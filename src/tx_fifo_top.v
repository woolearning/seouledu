==> flow/design.v <==
`timescale 1ns / 1ps
module Fifo #(
  parameter integer P_DATA_WIDTH = 8,
  parameter integer P_FIFO_DEPTH = 16
)(
  input  wire                    iClk,
  input  wire                    iRst,
  input  wire                    iPush,
  input  wire [P_DATA_WIDTH-1:0] iPushData,
  output wire                    oFull,
  input  wire                    iPop,
  output wire [P_DATA_WIDTH-1:0] oPopData,
  output wire                    oEmpty
);
  localparam integer LP_ADDR_WIDTH = (P_FIFO_DEPTH <= 2) ? 1 : $clog2(P_FIFO_DEPTH);
  localparam integer LP_CNT_WIDTH  = $clog2(P_FIFO_DEPTH + 1);
  localparam [1:0] IDLE     = 2'd0;
  localparam [1:0] PUSH_ONLY = 2'd1;
  localparam [1:0] POP_ONLY  = 2'd2;
  localparam [1:0] PUSH_POP  = 2'd3;
  reg [1:0] rCurState;
  reg [1:0] rNxtState;
  reg [P_DATA_WIDTH-1:0] rMem [0:P_FIFO_DEPTH-1];
  reg [LP_ADDR_WIDTH-1:0] rWrPtr;
  reg [LP_ADDR_WIDTH-1:0] rRdPtr;
  reg [LP_CNT_WIDTH-1:0]  rCount;
  wire wPushReq;
  wire wPopReq;
  function [LP_ADDR_WIDTH-1:0] f_inc_ptr;
    input [LP_ADDR_WIDTH-1:0] ptr;
    begin
      if (ptr == (P_FIFO_DEPTH - 1)) f_inc_ptr = {LP_ADDR_WIDTH{1'b0}};
      else                           f_inc_ptr = ptr + 1'b1;
    end
  endfunction
  assign oEmpty   = (rCount == {LP_CNT_WIDTH{1'b0}});
  assign oFull    = (rCount == P_FIFO_DEPTH[LP_CNT_WIDTH-1:0]);
  assign wPushReq = iPush && !oFull;
  assign wPopReq  = iPop && !oEmpty;
  assign oPopData = rMem[rRdPtr];
  always @(*) begin
    rNxtState = IDLE;
    case (rCurState)
      IDLE, PUSH_ONLY, POP_ONLY, PUSH_POP: begin
        case ({wPushReq, wPopReq})
          2'b10: rNxtState = PUSH_ONLY;
          2'b01: rNxtState = POP_ONLY;
          2'b11: rNxtState = PUSH_POP;
          default: rNxtState = IDLE;
        endcase
      end
      default: rNxtState = IDLE;
    endcase
  end
  always @(posedge iClk or posedge iRst) begin
    if (iRst) begin
      rCurState <= IDLE;
      rWrPtr    <= {LP_ADDR_WIDTH{1'b0}};
      rRdPtr    <= {LP_ADDR_WIDTH{1'b0}};
      rCount    <= {LP_CNT_WIDTH{1'b0}};
    end else begin
      rCurState <= rNxtState;
      case (rNxtState)
        PUSH_ONLY: begin
          rMem[rWrPtr] <= iPushData;
          rWrPtr       <= f_inc_ptr(rWrPtr);
          rCount       <= rCount + 1'b1;
        end
        POP_ONLY: begin
          rRdPtr <= f_inc_ptr(rRdPtr);
          rCount <= rCount - 1'b1;
        end
        PUSH_POP: begin
          rMem[rWrPtr] <= iPushData;
          rWrPtr       <= f_inc_ptr(rWrPtr);
          rRdPtr       <= f_inc_ptr(rRdPtr);
        end
        default: begin
        end
      endcase
    end
  end
endmodule
module tx_fifo_top (
    input wire iClk,
    input wire iRst,
    input wire iTick16x,
    input wire iPushValid,
    input wire [7:0] iPushData,
    input wire iPopValid,
    output wire oTx,
    output wire oBusy,
    output wire oFull,
    output wire [7:0] oPopData,
    output wire oEmpty
);
    Fifo #(
        .P_DATA_WIDTH(8),
        .P_FIFO_DEPTH(16)
    ) u_tx_fifo (
        .iClk(iClk),
        .iRst(iRst),
        .iPush(iPushValid),
        .iPushData(iPushData),
        .oFull(oFull),
        .iPop(iPopValid),
        .oPopData(oPopData),
        .oEmpty(oEmpty)
    );
    uart_tx u_uart_tx (
    .iClk(iClk),
    .iRst(iRst),
    .iTick16x(iTick16x),
    .iData(oPopData),
    .iValid(iPopValid),
    .oTx(oTx),
    .oBusy(oBusy)
  );
endmodule
`timescale 1ns / 1ps
module uart_tx (
  input  wire       iClk,
  input  wire       iRst,  
  input  wire       iTick16x,  
  input  wire [7:0] iData,
  input  wire       iValid,
  output wire       oTx,
  output wire       oBusy
);
  localparam [1:0] IDLE  = 2'b00;
  localparam [1:0] START = 2'b01;
  localparam [1:0] DATA  = 2'b10;
  localparam [1:0] STOP  = 2'b11;
  reg [1:0] rCurState, rNxtState;
  reg [7:0] rShiftReg;  
  reg [2:0] rBitCnt;
  reg [3:0] rTickCnt;
  reg       rTx;
  always @(posedge iClk or posedge iRst) begin
    if (iRst)   rCurState <= IDLE;
    else        rCurState <= rNxtState;
  end
  always @(*) begin
    rNxtState = rCurState;  
    case (rCurState)
      IDLE: begin
        if (iValid) rNxtState = START;
      end
      START: begin
        if (iTick16x && (rTickCnt == 15)) begin
          rNxtState = DATA;
        end
      end
      DATA: begin
        if (iTick16x && (rTickCnt == 15)) begin
          if (rBitCnt == 7) rNxtState = STOP;
        end
      end
      STOP: begin
        if (iTick16x && (rTickCnt == 15)) begin
          rNxtState = IDLE;
        end
      end
      default: rNxtState = IDLE;
    endcase
  end
  always @(posedge iClk or posedge iRst) begin
    if (iRst) begin
      rShiftReg <= 0;
      rBitCnt   <= 0;
      rTickCnt  <= 0;
      rTx       <= 1'b1;  
    end else begin
      if (iTick16x) rTickCnt <= rTickCnt + 1;
      case (rCurState)
        IDLE: begin
          rTx <= 1'b1;
          rTickCnt <= 0;
          rBitCnt  <= 0;
          if (iValid) begin
            rShiftReg <= iData;  
          end
        end
        START: begin
          rTx <= 1'b0;  
          if (iTick16x && (rTickCnt == 15)) begin
             rTickCnt <= 0;  
          end
        end
        DATA: begin
          rTx <= rShiftReg[0]; 
          if (iTick16x && (rTickCnt == 15)) begin
            rTickCnt <= 0;
            rShiftReg <= {1'b0, rShiftReg[7:1]};
            if (rBitCnt != 7) begin
              rBitCnt <= rBitCnt + 1;
            end
          end
        end
        STOP: begin
          rTx <= 1'b1;  
          if (iTick16x && (rTickCnt == 15)) begin
             rTickCnt <= 0;
          end
        end
      endcase
    end
  end
  assign oTx   = rTx;
  assign oBusy = (rCurState != IDLE);
endmodule
# Reports on tx_fifo_top
# What the tools print for tx_fifo_top, step after step.
# Lines are those of the file above, counted from 1.
# Library cell names are shortened.
setup:
  top_module: "tx_fifo_top"
  clock: "iClk"
  cell_library: "sky130hd"
  corner: "tt_025C_1v80"

# Word-level counts
# Counts by Yosys on the flattened word-level netlist (proc, flatten, opt, wreduce). Print and check cells are left out.
bits:
  register_bits: 161
  latch_bits: 0
  ram_bits: 0
  mem_bits_ro: 0
  clocked_rd_ports_x_width: 0
  n_memories: 0
  input_bits: 13
  output_inout_bits: 12
classes:
  n_addsub: 6
  multipliers: 0
  n_div: 0
  n_cmp: 0
  equal: 68
  shift: 0
  muxes: 56
  n_logic: 1
  n_reduce_logical: 39
op_table:
  columns: ["op", "n"]
  rows:
  - ["8-bit 2-to-1 mux", 34]
  - ["8-bit case mux with 16-bit select", 1]
  - ["4-bit equality test with constant B", 17]
  - ["3-bit AND reduction", 18]
  - ["2-bit by 1-bit inequality test with 1-bit output with constant B", 21]
  - ["4-bit by 3-bit equality test with 1-bit output with constant B", 8]
  - ["4-bit 2-to-1 mux", 6]
  - ["2-bit equality test with constant B", 8]
  - ["4-bit by 2-bit equality test with 1-bit output with constant B", 4]
  - ["8-bit case mux with 2-bit select", 1]
  - ["4-bit by 1-bit adder with 4-bit output with constant B", 3]
  - ["2-bit 2-to-1 mux", 6]
  - ["2-bit nonzero test", 5]
  - ["5-bit case mux with 2-bit select", 1]
  - ["2-bit by 1-bit equality test with 1-bit output with constant B", 4]
  - ["4-bit by 1-bit equality test with 1-bit output with constant B", 2]
  - ["4-bit zero test", 2]
  - ["4-bit case mux with 2-bit select", 1]
  - ["2-bit case mux with 4-bit select", 1]
  - ["2-bit OR reduction", 3]
  - ["3-bit case mux with 2-bit select", 1]
  - ["2-bit case mux with 3-bit select", 1]
  - ["3-bit 2-to-1 mux", 2]
  - ["5-bit by 1-bit adder with 5-bit output with constant B", 1]
  - ["5-bit by 1-bit subtractor with 5-bit output with constant B", 1]
  - ["5-bit equality test with constant B", 1]
  - ["5-bit zero test", 1]
  - ["5-bit AND reduction", 1]
# Other operator kinds: 11; their cells: 15.

# Logic depth
# Depth = most cells in a row (Yosys ltp): at word level without a register or memory, in the mapped netlist without a sequential cell, where the memories' decode and read muxes count.
logic_depth:
  ltp_word: 10
  abc_area: 0
  mapped_depth: 11
  mapped_depth_nobuf: 11

# After synthesis
# The flow's flattened synthesis, as Yosys stat reports it; memories are mapped. The netlist is that of the ABC_AREA named above (0 if unset); the other value can give another one.
synth_totals:
  mapped_cells: 506
  area_mm2: 0.0068741
  seq_area_mm2: 0.0046207
  ff_cells: 159
  buffers: 28
types:
  columns: ["cell", "n", "area_total_um2"]
  rows:
  - ["edfxtp_1", 128, 3.84E+03]
  - ["dfrtp_1", 30, 750.72]
  - ["a22oi_1", 38, 285.274]
  - ["ha_1", 21, 262.752]
  - ["o22ai_1", 22, 137.632]
  - ["nor2_1", 34, 127.622]
  - ["nand2_1", 32, 120.115]
  - ["o21ai_0", 19, 95.091]
  - ["mux2_2", 8, 90.086]
  - ["inv_1", 22, 82.579]
  - ["clkbuf_1", 19, 71.318]
  - ["mux2i_1", 7, 70.067]
  - ["a22o_1", 7, 61.309]
  - ["mux2_4", 4, 60.058]
  - ["a31oi_1", 9, 56.304]
  - ["nor3_1", 11, 55.053]
  - ["a221oi_1", 6, 52.55]
  - ["o21a_1", 7, 52.55]
# Other cell types: 36; their cells: 82.
# The figures by module come from a second, unflattened synthesis with its own total; it is not the netlist above.
unflattened:
  cells_unflattened: 509
  hier_area_mm2: 0.0069279
# Each row is one instance without its submodules.
by_module:
  columns: ["module", "n_inst", "cells", "area_mm2"]
  rows:
  - ["Fifo", 1, 408, 0.0059244]
  - ["uart_tx", 1, 101, 0.0010035]
  - ["tx_fifo_top", 1, 0, 0]

# Worst setup path after synthesis
# Path of least setup slack by OpenSTA after synthesis, without wires, with an ideal clock, recovery checks aside; 20% of the period is set as input and as output delay. Where synthesis merged equal registers, the netlist keeps one of their names.
synth_timing:
  path_type: "register to register"
  start: "register u_tx_fifo.rCount[0]"
  end: "register u_tx_fifo.rCount[4]"
  period_ns: 3.67
  launch_ns: 0.000
  arrival_time_ns: 2.838
  required_time_ns: 3.547
  path_slack_ns: 0.709
  path_delay_ns: 2.961
  path_stages: 11
  path_buffers: 0
  period_less_setup_slack_ns: 2.961
# "path_delay_ns" is the arrival time less input delay plus setup time.
# "path_stages" counts driving pins, that of a launching flip-flop among them; a cell with two outputs on the path counts twice.
# "period_less_setup_slack_ns" is the clock period less the worst setup slack; recovery checks do not enter. This is arithmetic on one report: input and output delays are still those of the set period (20% each).
# The rows between start and end are the longest chain of elaborated cells between them; the timing report does not say that the signal goes this way. Where chains are equally long, one stands for them.
# A line is the first line of the expression or statement that the cell stems from. Yosys adds cells for indexed reads and writes and turns some case tables into memories.
# A register here has more assigning lines than the two given.
synth_via:
  cell_sequence: "dfrtp_1 -> or4_1 -> o21ai_0 -> inv_1 -> ha_1 -> ha_1 -> nor2b_1 -> o21ai_0 -> a21oi_1 -> or3b_2 -> xnor2_1"
  elab_chain_len: 8
  cone_cells: 17
  cone_classes: "add/sub (2); eq/ne (6); mux (3); reduce/logical (6)"
synth_lines:
  columns: ["element", "line_no", "source"]
  rows:
  - ["from (decl)", 26, "reg [LP_CNT_WIDTH-1:0]  rCount;"]
  - ["from (assign)", 67, "rCount       <= rCount + 1'b1;"]
  - ["from (assign)", 71, "rCount <= rCount - 1'b1;"]
  - ["5-bit zero test", 36, "assign oEmpty   = (rCount == {LP_CNT_WIDTH{1'b0}});"]
  - ["1-bit zero test", 39, "assign wPopReq  = iPop && !oEmpty;"]
  - ["1-bit logical AND", 39, null]
  - ["2-bit equality test", 45, "case ({wPushReq, wPopReq})"]
  - ["2-bit case mux with 3-bit select", 45, null]
  - ["2-bit 2-to-1 mux", 43, "case (rCurState)"]
  - ["2-bit equality test", 63, "case (rNxtState)"]
  - ["5-bit case mux with 2-bit select", 63, null]
  - ["to (assign)", 67, null]
  - ["to (assign)", 71, null]
  - ["to (decl)", 26, null]

# Worst path after layout
# From the final timing report of run A: the path of least setup slack in the routed layout; clock arrival at registers is part of the times.
layout_timing:
  path_type: "register to output"
  start: "register u_tx_fifo.rRdPtr[2]"
  end: "output oPopData[7]"
  period_ns: 5.96
  out_delay_ns: 1.19
  launch_ns: 0.42
  arrival_time_ns: 3.35
  required_time_ns: 4.77
  path_slack_ns: 1.42
  path_stages: 8
  path_buffers: 2
# The rows between start and end are the longest chain of elaborated cells between them; the timing report does not say that the signal goes this way. Where chains are equally long, one stands for them.
# A register here has more assigning lines than the two given.
layout_via:
  cell_sequence: "dfrtp_1 -> buf_4 -> or2_1 -> a2111oi_0 -> nor3_1 -> nand3_1 -> and2_1 -> clkdlybuf4s50_1"
  elab_chain_len: 2
  cone_cells: 17
  cone_classes: "eq/ne (15); mux (1); reduce/logical (1)"
layout_lines:
  columns: ["element", "line_no", "source"]
  rows:
  - ["from (decl)", 25, "reg [LP_ADDR_WIDTH-1:0] rRdPtr;"]
  - ["from (assign)", 70, "rRdPtr <= f_inc_ptr(rRdPtr);"]
  - ["from (assign)", 76, "rRdPtr       <= f_inc_ptr(rRdPtr);"]
  - ["4-bit equality test", 40, "assign oPopData = rMem[rRdPtr];"]
  - ["8-bit case mux with 16-bit select", 40, null]
  - ["to (decl)", 94, "output wire [7:0] oPopData,"]

Subject: tx_fifo_top on sky130hd, stored results

Hello all,

Flow measurements of tx_fifo_top on sky130hd: 2 stored runs with different settings, listed in no order. Input and output delays are each 20% of the period that was set; the output load is 0.01 pF.
"achieved_clock_period_ns" is the run's clock period less its worst setup slack. It is reckoned from that one timing run; input and output delays stay at 20% of the period that was set.
"worst_setup_path_time_ns": the worst setup path's part of the clock period (all of it between registers, 20% less for each end at a port) less its slack. A launch clock that arrives late makes it longer, a capture clock that arrives late makes it shorter.

--- run A ---
==> flow/run.sh <==
#!/bin/bash
# the make line also repeats the synthesis and layout settings of config.mk as NAME=value (left out here)
make -C /OpenROAD-flow-scripts/flow DESIGN_CONFIG=/design/flow/config.mk WORK_HOME=/design/flow/orfs CLKGATE_MAP_FILE= finish
==> flow/config.mk <==
export PLATFORM = sky130hd
export DESIGN_NAME = tx_fifo_top
export DESIGN_NICKNAME = tx_fifo_top
export VERILOG_FILES = /design/flow/design.v
export SDC_FILE = /design/flow/constraint.sdc
export NUM_CORES = 4
export LEC_CHECK = 0
export ABC_AREA = 0
export CAP_MARGIN = 20
export CORE_MARGIN = 2
export CORE_UTILIZATION = 22
export MAX_ROUTING_LAYER = met4
export MIN_ROUTING_LAYER = met1
export PLACE_DENSITY = 0.6
export SETUP_SLACK_MARGIN = -0.21
export SLEW_MARGIN = 20
==> flow/constraint.sdc <==
create_clock -name core_clock -period 5.96 [get_ports {iClk}]
set_input_delay 1.1920 -clock core_clock [delete_from_list [all_inputs] [get_ports {iClk}]]
set_output_delay 1.1920 -clock core_clock [all_outputs]
set_load 0.01 [all_outputs]

==> results, as YAML <==
results:
  finalCellArea_mm2: 0.0081478
  synth_chip_area_mm2: 0.0068741
  design_die_area_mm2: 0.032676
  worst_setup_path_time_ns: 3.35
  path_kind: "register to output"
  fin_util_frac: 0.266
  achieved_clock_period_ns: 4.539
  worst_setup_slack_ns: 1.421
  timing.setup.tns_ns: 0.000
  holdWs_ns: 0.511

--- run B ---
==> flow/run.sh <==
#!/bin/bash
# the make line also repeats the synthesis and layout settings of config.mk as NAME=value (left out here)
make -C /OpenROAD-flow-scripts/flow DESIGN_CONFIG=/design/flow/config.mk WORK_HOME=/design/flow/orfs CLKGATE_MAP_FILE= finish
==> flow/config.mk <==
export PLATFORM = sky130hd
export DESIGN_NAME = tx_fifo_top
export DESIGN_NICKNAME = tx_fifo_top
export VERILOG_FILES = /design/flow/design.v
export SDC_FILE = /design/flow/constraint.sdc
export NUM_CORES = 4
export LEC_CHECK = 0
export CAP_MARGIN = 20
export CORE_MARGIN = 2
export CORE_UTILIZATION = 40
export SLEW_MARGIN = 20
==> flow/constraint.sdc <==
create_clock -name core_clock -period 2.51 [get_ports {iClk}]
set_input_delay 0.5020 -clock core_clock [delete_from_list [all_inputs] [get_ports {iClk}]]
set_output_delay 0.5020 -clock core_clock [all_outputs]
set_load 0.01 [all_outputs]

==> results, as YAML <==
results:
  finalCellArea_mm2: 0.0095504
  synth_chip_area_mm2: 0.0068741
  design_die_area_mm2: 0.0182493
  worst_setup_path_time_ns: 2.43
  path_kind: "register to output"
  fin_util_frac: 0.572
  achieved_clock_period_ns: 2.935
  worst_setup_slack_ns: -0.425
  timing.setup.tns_ns: -3.395
  holdWs_ns: 0.533

Thanks
